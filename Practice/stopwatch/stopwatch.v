==> flow/design.v <==
module SEG7_LUT (oSEG,iDIG);
input [3:0] iDIG;
output [6:0] oSEG;
reg [6:0] oSEG;
always @ (*)
begin
    case (iDIG)
        4'h0: oSEG = 7'b1000000;
        4'h1: oSEG = 7'b1111001;
        4'h2: oSEG = 7'b0100100;
        4'h3: oSEG = 7'b0110000;
        4'h4: oSEG = 7'b0011001;
        4'h5: oSEG = 7'b0010010;
        4'h6: oSEG = 7'b0000010;
        4'h7: oSEG = 7'b1111000;
        4'h8: oSEG = 7'b0000000;
        4'h9: oSEG = 7'b0011000;
        4'ha: oSEG = 7'b0001000;
        4'hb: oSEG = 7'b0000011;
        4'hc: oSEG = 7'b1000110;
        4'hd: oSEG = 7'b0100001;
        4'he: oSEG = 7'b0000110;
        4'hf: oSEG = 7'b0001110; 
        default: oSEG = 7'b1000000;
    endcase
end
endmodule
module counter(
    input wire clk,
    input wire rst,
    input wire pause,
    output reg [11:0] counter_ms,
    output reg [7:0] counter_sec,
    output reg [3:0] counter_min
);
reg [15:0] prescaler;
always @(posedge clk or negedge rst) begin
    if (!rst) begin
        counter_ms <= 12'b0;
        counter_sec <= 8'b0;
        counter_min <= 4'b0;
        prescaler <= 16'b0;
    end else if (!pause) begin
        prescaler <= prescaler + 1;
        if (prescaler == 50000) begin
            prescaler <= 16'b0;
            counter_ms <= counter_ms + 1;
            if (counter_ms == 1000) begin
                counter_ms <= 12'b0;
                counter_sec <= counter_sec + 1;
                if (counter_sec == 60) begin
                    counter_sec <= 8'b0;
                    counter_min <= counter_min + 1;
                    if (counter_min == 10) begin
                        counter_min <= 4'b0;
                    end
                end
            end
        end
    end
end
endmodule
module stopwatch (clk_50M, rst, pause, oSEG_min, oSEG_sec2, oSEG_sec1, oSEG_ms3, oSEG_ms2, oSEG_ms1);
input clk_50M;
input rst;
input pause;
output wire [6:0] oSEG_min;
output wire [6:0] oSEG_sec2;
output wire [6:0] oSEG_sec1;
output wire [6:0] oSEG_ms3;
output wire [6:0] oSEG_ms2;
output wire [6:0] oSEG_ms1;
wire [11:0] ms;
wire [7:0] sec;
wire [3:0] min;
wire [3:0] ms2,ms1,ms0;
wire [3:0] sec1,sec0;
wire [3:0] min0;
reg stopwatch_resume_flag;
reg stopwatch_resume_flag_d;
counter cnt(clk_50M,rst,stopwatch_resume_flag,ms,sec,min);
SEG7_LUT seg7_min(oSEG_min,min0);
SEG7_LUT seg7_sec2(oSEG_sec2,sec1);
SEG7_LUT seg7_sec1(oSEG_sec1,sec0);
SEG7_LUT seg7_ms3(oSEG_ms3,ms2);
SEG7_LUT seg7_ms2(oSEG_ms2,ms1);
SEG7_LUT seg7_ms1(oSEG_ms1,ms0);
always @ (posedge clk_50M or negedge rst)
begin
    if (!rst) begin
        stopwatch_resume_flag <= 1'b0;
        stopwatch_resume_flag_d <= 1'b1;
    end
    else begin
        stopwatch_resume_flag_d <= pause;
        if (stopwatch_resume_flag_d && (~pause)) begin
            stopwatch_resume_flag <= ~stopwatch_resume_flag;
        end
    end
end
assign min0 = min;
assign sec1 = sec /10;
assign sec0 = sec %10;
assign ms2 = ms /100;
assign ms1 = (ms %100) /10;
assign ms0 = ms %10;
endmodule
Step by step through the tools: stopwatch
Tool output for the design above, in the order of the flow.
Line numbers count from 1 in the design file above.
Library cell names are shortened.
{ "design": {"top": "stopwatch", "clock": "clk_50M", "cell_library": "sky130hd", "pvt_corner": "tt_025C_1v80"} }

Word level
Source: Yosys, flattened and elaborated, memories not mapped. Widths are those after wreduce. Registers that Yosys merges into a memory's read port (data or address) are not register bits. Print and check cells do not count. Equal cells are merged and count once.
Memory sizes are those after Yosys's memory passes, which may raise the word count (mostly to a power of two), join words into wider ones and drop unused or constant bits.
{ "op_classes": {"addsub": 4, "multipliers": 0, "div_mod_pow": 6, "cmp": 0, "n_eq": 4, "shift": 0, "muxes": 4, "logic": 2, "n_reduce_logical": 4} }
{ "op_table": {"columns": ["operator", "n"], "rows": [
  ["12-bit by 7-bit divider with 32-bit output (second input constant)", 1],
  ["12-bit by 7-bit remainder unit with 32-bit output (second input constant)", 1],
  ["12-bit by 4-bit remainder unit with 32-bit output (second input constant)", 1],
  ["32-bit by 4-bit divider with 32-bit output (second input constant)", 1],
  ["8-bit by 4-bit divider with 32-bit output (second input constant)", 1],
  ["8-bit by 4-bit remainder unit with 32-bit output (second input constant)", 1],
  ["16-bit by 1-bit adder with 16-bit output (second input constant)", 1],
  ["16-bit == test (second input constant)", 1],
  ["16-bit two-way mux", 1],
  ["12-bit by 1-bit adder with 12-bit output (second input constant)", 1],
  ["12-bit by 10-bit == test with 1-bit output (second input constant)", 1],
  ["12-bit two-way mux", 1],
  ["8-bit by 1-bit adder with 8-bit output (second input constant)", 1],
  ["8-bit by 6-bit == test with 1-bit output (second input constant)", 1],
  ["8-bit two-way mux", 1],
  ["4-bit by 1-bit adder with 4-bit output (second input constant)", 1],
  ["4-bit == test (second input constant)", 1],
  ["4-bit AND reduction", 1],
  ["4-bit two-way mux", 1],
  ["3-bit AND reduction", 1],
  ["1-bit NOT", 2],
  ["2-bit AND reduction", 1],
  ["1-bit logical AND", 1]
]} }
{ "word_totals": {"register_bits": 42, "latch_bits": 0, "mem_bits_rw": 0, "romBits": 672, "clocked_rd_ports_x_width": 0, "memories": 6, "out_inout_bits": 42} }
{ "memory_table": {"columns": ["name", "size", "width", "rd", "wr", "line_no", "text"], "rows": [
  ["(name not given)", 16, 7, 1, 0, 7, "case (iDIG)"],
  ["(name not given)", 16, 7, 1, 0, 7, null],
  ["(name not given)", 16, 7, 1, 0, 7, null],
  ["(name not given)", 16, 7, 1, 0, 7, null],
  ["(name not given)", 16, 7, 1, 0, 7, null],
  ["(name not given)", 16, 7, 1, 0, 7, null]
]} }

Depth
Yosys ltp: most cells in a row. Word level: on the elaborated netlist, between registers, memories and ports. Mapped: between sequential cells and ports; inverters and the memories' decode and read muxes count.
{ "depth": {"word_depth": 2, "abc_area": 1, "mapped_depth": 69} }

After synthesis
Yosys stat after the flow's synthesis: flattened, memories mapped to cells. It holds for the ABC_AREA given above (unset counts as 0); a run with the other value may have another netlist.
{ "by_type": {"columns": ["type", "n"], "rows": [
  ["nand2_1", 308],
  ["dfrtp_1", 41],
  ["inv_1", 166],
  ["nand3_1", 111],
  ["ha_1", 44],
  ["nand4_1", 58],
  ["nor2_1", 86],
  ["a21oi_1", 61],
  ["nand2_2", 43],
  ["o21ai_0", 46],
  ["xor2_1", 21],
  ["nand3_2", 18],
  ["nor2_4", 12],
  ["nor3_1", 26],
  ["nand2_4", 11],
  ["nand3_4", 6],
  ["inv_2", 20],
  ["nor2_2", 12]
]} }
Not listed: further types 39, cells in them 115.
{ "mapped": {"stdcells": 1205, "yosys_area_um2": 7279.5, "sequential_area_um2": 1052.3, "ffs": 42, "buffers": 17} }

Worst setup path after synthesis
OpenSTA on the mapped netlist: ideal clock, no wires. The path of least setup slack (recovery checks aside). Input and output delay are each 20% of the period. Register names are those of the netlist, which keeps one name where synthesis merged equal registers.
{ "synth_path": {"kind": "flip-flop to output port", "startpoint": "register cnt.counter_ms[8]", "endpoint": "output port oSEG_ms2[5]", "clock_period_ns": 9.03, "t_first_pin_ns": 0.000, "arrival_time_ns": 6.375, "t_required_ns": 7.224, "path_slack_ns": 0.849, "delay_ns": 6.375, "stages": 61, "synth_period_reached_ns": 8.181} }
"delay_ns" is the arrival time less input delay plus setup time.
At an output port there is no setup time.
"stages" counts driving pins, that of a launching flip-flop among them; a cell with two outputs on the path counts twice.
"synth_period_reached_ns" = period - worst setup slack (recovery checks aside). The figure is calculated, with input and output delays left at 20% of the set period.
The rows between start and end are the longest chain of elaborated cells between them; the timing report does not say that the signal goes this way. Where chains are equally long, one stands for them.
A line is the first line of the expression or statement that the cell stems from. Yosys adds cells for indexed reads and writes and turns some case tables into memories.
A memory read counts as a cell of the chain, while the word-level depth stops at memories.
A register here has more assigning lines than the two given.
{ "synth_via": {"cell_sequence": "dfrtp_1 buf_4 nor2_2 a21oi_1 ha_1 nand3_1 nand2_1 clkinv_2 nand3_4 nand2_1 nand4_1 nand2_2 nand3_4 buf_6 nand3_2 nand2_2 nor2_4 nand3_2 [... 25 more ...] nand3_2 nand2_4 nand2_4 nand2_1 nand2_2 inv_1 nand2_2 nand3_1 nand3_1 nand2_1 nand2_2 nand2_1 nand2_2 nand3_1 inv_1 ha_1 or2_2 a21oi_1", "elab_chain_cells": 3, "cells_between": 3, "cone_lines": 2} }
{ "synth_rtl": {"columns": ["element", "line_no", "text"], "rows": [
  ["from (decl)", 32, "output reg [11:0] counter_ms,"],
  ["from (assign)", 39, "counter_ms <= 12'b0;"],
  ["from (assign)", 47, "counter_ms <= counter_ms + 1;"],
  ["12-bit by 7-bit remainder unit with 32-bit output", 105, "assign ms1 = (ms %100) /10;"],
  ["32-bit by 4-bit divider with 32-bit output", 105, null],
  ["memory 16 x 7 bit", 7, "case (iDIG)"],
  ["to (decl)", 71, "output wire [6:0] oSEG_ms2;"]
]} }

Path in the finished layout
From the final timing report of flow run 1: the path of least setup slack in the routed layout; clock arrival at registers is part of the times.
{ "layout_path": {"kind": "flip-flop to output port", "startpoint": "register cnt.counter_ms[10]", "endpoint": "output port oSEG_ms1[3]", "clock_period_ns": 15.5, "t_first_pin_ns": 0.30, "arrival_time_ns": 8.80, "t_required_ns": 12.40, "path_slack_ns": 3.60, "stages": 55} }
The rows between start and end are the longest chain of elaborated cells between them; the timing report does not say that the signal goes this way. Where chains are equally long, one stands for them.
A memory read counts as a cell of the chain, while the word-level depth stops at memories.
A register here has more assigning lines than the two given.
{ "layout_via": {"cell_sequence": "dfrtp_1 clkinv_2 nand2_4 ha_1 nor2_2 inv_2 nand2_1 nand2_2 xor2_1 inv_1 nand2_1 nand2_1 nor2_2 nand2_2 nand2_1 xnor2_1 nand2_1 nor2_1 [... 19 more ...] nand3_1 nand3_2 a21oi_4 nand3_4 nand2_1 nand3_2 nor2_4 nand4_1 nand3_1 nand2_1 inv_1 ha_1 inv_1 nand3_1 nand2_1 nand2_1 nand2_1 clkdlybuf4s50_1", "elab_chain_cells": 2, "cells_between": 2, "cone_lines": 2} }
{ "layout_rtl": {"columns": ["element", "line_no", "text"], "rows": [
  ["from (decl)", 32, "output reg [11:0] counter_ms,"],
  ["from (assign)", 39, "counter_ms <= 12'b0;"],
  ["from (assign)", 47, "counter_ms <= counter_ms + 1;"],
  ["12-bit by 4-bit remainder unit with 32-bit output", 106, "assign ms0 = ms %10;"],
  ["memory 16 x 7 bit", 7, "case (iDIG)"],
  ["to (decl)", 72, "output wire [6:0] oSEG_ms1;"]
]} }

Subject: flow runs of stopwatch

Hi,

Record of 2 stored runs of the RTL-to-layout flow on stopwatch, platform sky130hd. The runs are unordered. Constraints: input delay and output delay 20% of the set period each, output load 0.01 pF.
"achieved_clock_period_ns" = clock period - worst setup slack. The figure is calculated, with input and output delays left at 20% of the set period.
"worst_path_ns" means the part of the period allowed to the worst setup path (the constraints hold back 20% at inputs and 20% at outputs) less its slack; where the path has registers, the arrival times of their clocks count too.
"totalPower_uw" is the tool's figure for a default switching activity; nothing was simulated.

Flow run 1
==> flow/run.sh <==
#!/bin/bash
# the make line also repeats the synthesis and layout settings of config.mk as NAME=value (left out here)
make -C /OpenROAD-flow-scripts/flow DESIGN_CONFIG=/design/flow/config.mk WORK_HOME=/design/flow/orfs CLKGATE_MAP_FILE= finish
==> flow/config.mk <==
export PLATFORM = sky130hd
export DESIGN_NAME = stopwatch
export DESIGN_NICKNAME = stopwatch
export VERILOG_FILES = /design/flow/design.v
export SDC_FILE = /design/flow/constraint.sdc
export NUM_CORES = 4
export LEC_CHECK = 0
export ABC_AREA = 1
export CAP_MARGIN = 25
export CELL_PAD_IN_SITES_GLOBAL_PLACEMENT = 2
export CORE_ASPECT_RATIO = 0.57
export CORE_MARGIN = 2
export CORE_UTILIZATION = 30
export CTS_CLUSTER_DIAMETER = 280
export CTS_CLUSTER_SIZE = 12
export PLACE_DENSITY = 0.73
export SETUP_SLACK_MARGIN = -1.27
export SLEW_MARGIN = 15
==> flow/constraint.sdc <==
create_clock -name core_clock -period 15.5 [get_ports {clk_50M}]
set_input_delay 3.1000 -clock core_clock [delete_from_list [all_inputs] [get_ports {clk_50M}]]
set_output_delay 3.1000 -clock core_clock [all_outputs]
set_load 0.01 [all_outputs]

==> results of flow run 1, as JSON <==
{
  "synthArea_um2": 7279.5,
  "final_die_area_um2": 25576.6,
  "stdcell_area_um2": 8155.3,
  "util_frac": 0.347,
  "ws_setup_ns": 3.604,
  "total_negative_slack_ns": 0.000,
  "worst_hold_slack_ns": 0.518,
  "totalPower_uw": 289.4,
  "achieved_clock_period_ns": 11.896,
  "worst_path_ns": 8.80,
  "critical_path_type": "flip-flop to output port"
}

Flow run 2
==> flow/run.sh <==
#!/bin/bash
# the make line also repeats the synthesis and layout settings of config.mk as NAME=value (left out here)
make -C /OpenROAD-flow-scripts/flow DESIGN_CONFIG=/design/flow/config.mk WORK_HOME=/design/flow/orfs CLKGATE_MAP_FILE= finish
==> flow/config.mk <==
export PLATFORM = sky130hd
export DESIGN_NAME = stopwatch
export DESIGN_NICKNAME = stopwatch
export VERILOG_FILES = /design/flow/design.v
export SDC_FILE = /design/flow/constraint.sdc
export NUM_CORES = 4
export LEC_CHECK = 0
export CAP_MARGIN = 20
export CORE_MARGIN = 2
export CORE_UTILIZATION = 62
export GPL_ROUTABILITY_DRIVEN = 0
export PLACE_DENSITY_LB_ADDON = 0.2
export SETUP_SLACK_MARGIN = 3.19
export SLEW_MARGIN = 20
export TNS_END_PERCENT = 25
==> flow/constraint.sdc <==
create_clock -name core_clock -period 12.8 [get_ports {clk_50M}]
set_input_delay 2.5600 -clock core_clock [delete_from_list [all_inputs] [get_ports {clk_50M}]]
set_output_delay 2.5600 -clock core_clock [all_outputs]
set_load 0.01 [all_outputs]

==> results of flow run 2, as JSON <==
{
  "synthArea_um2": 8461.9,
  "final_die_area_um2": 14598.7,
  "stdcell_area_um2": 10044.6,
  "util_frac": 0.756,
  "ws_setup_ns": 2.458,
  "total_negative_slack_ns": 0.000,
  "worst_hold_slack_ns": 0.514,
  "totalPower_uw": 309.9,
  "achieved_clock_period_ns": 10.342,
  "worst_path_ns": 7.78,
  "critical_path_type": "flip-flop to output port"
}

Regards
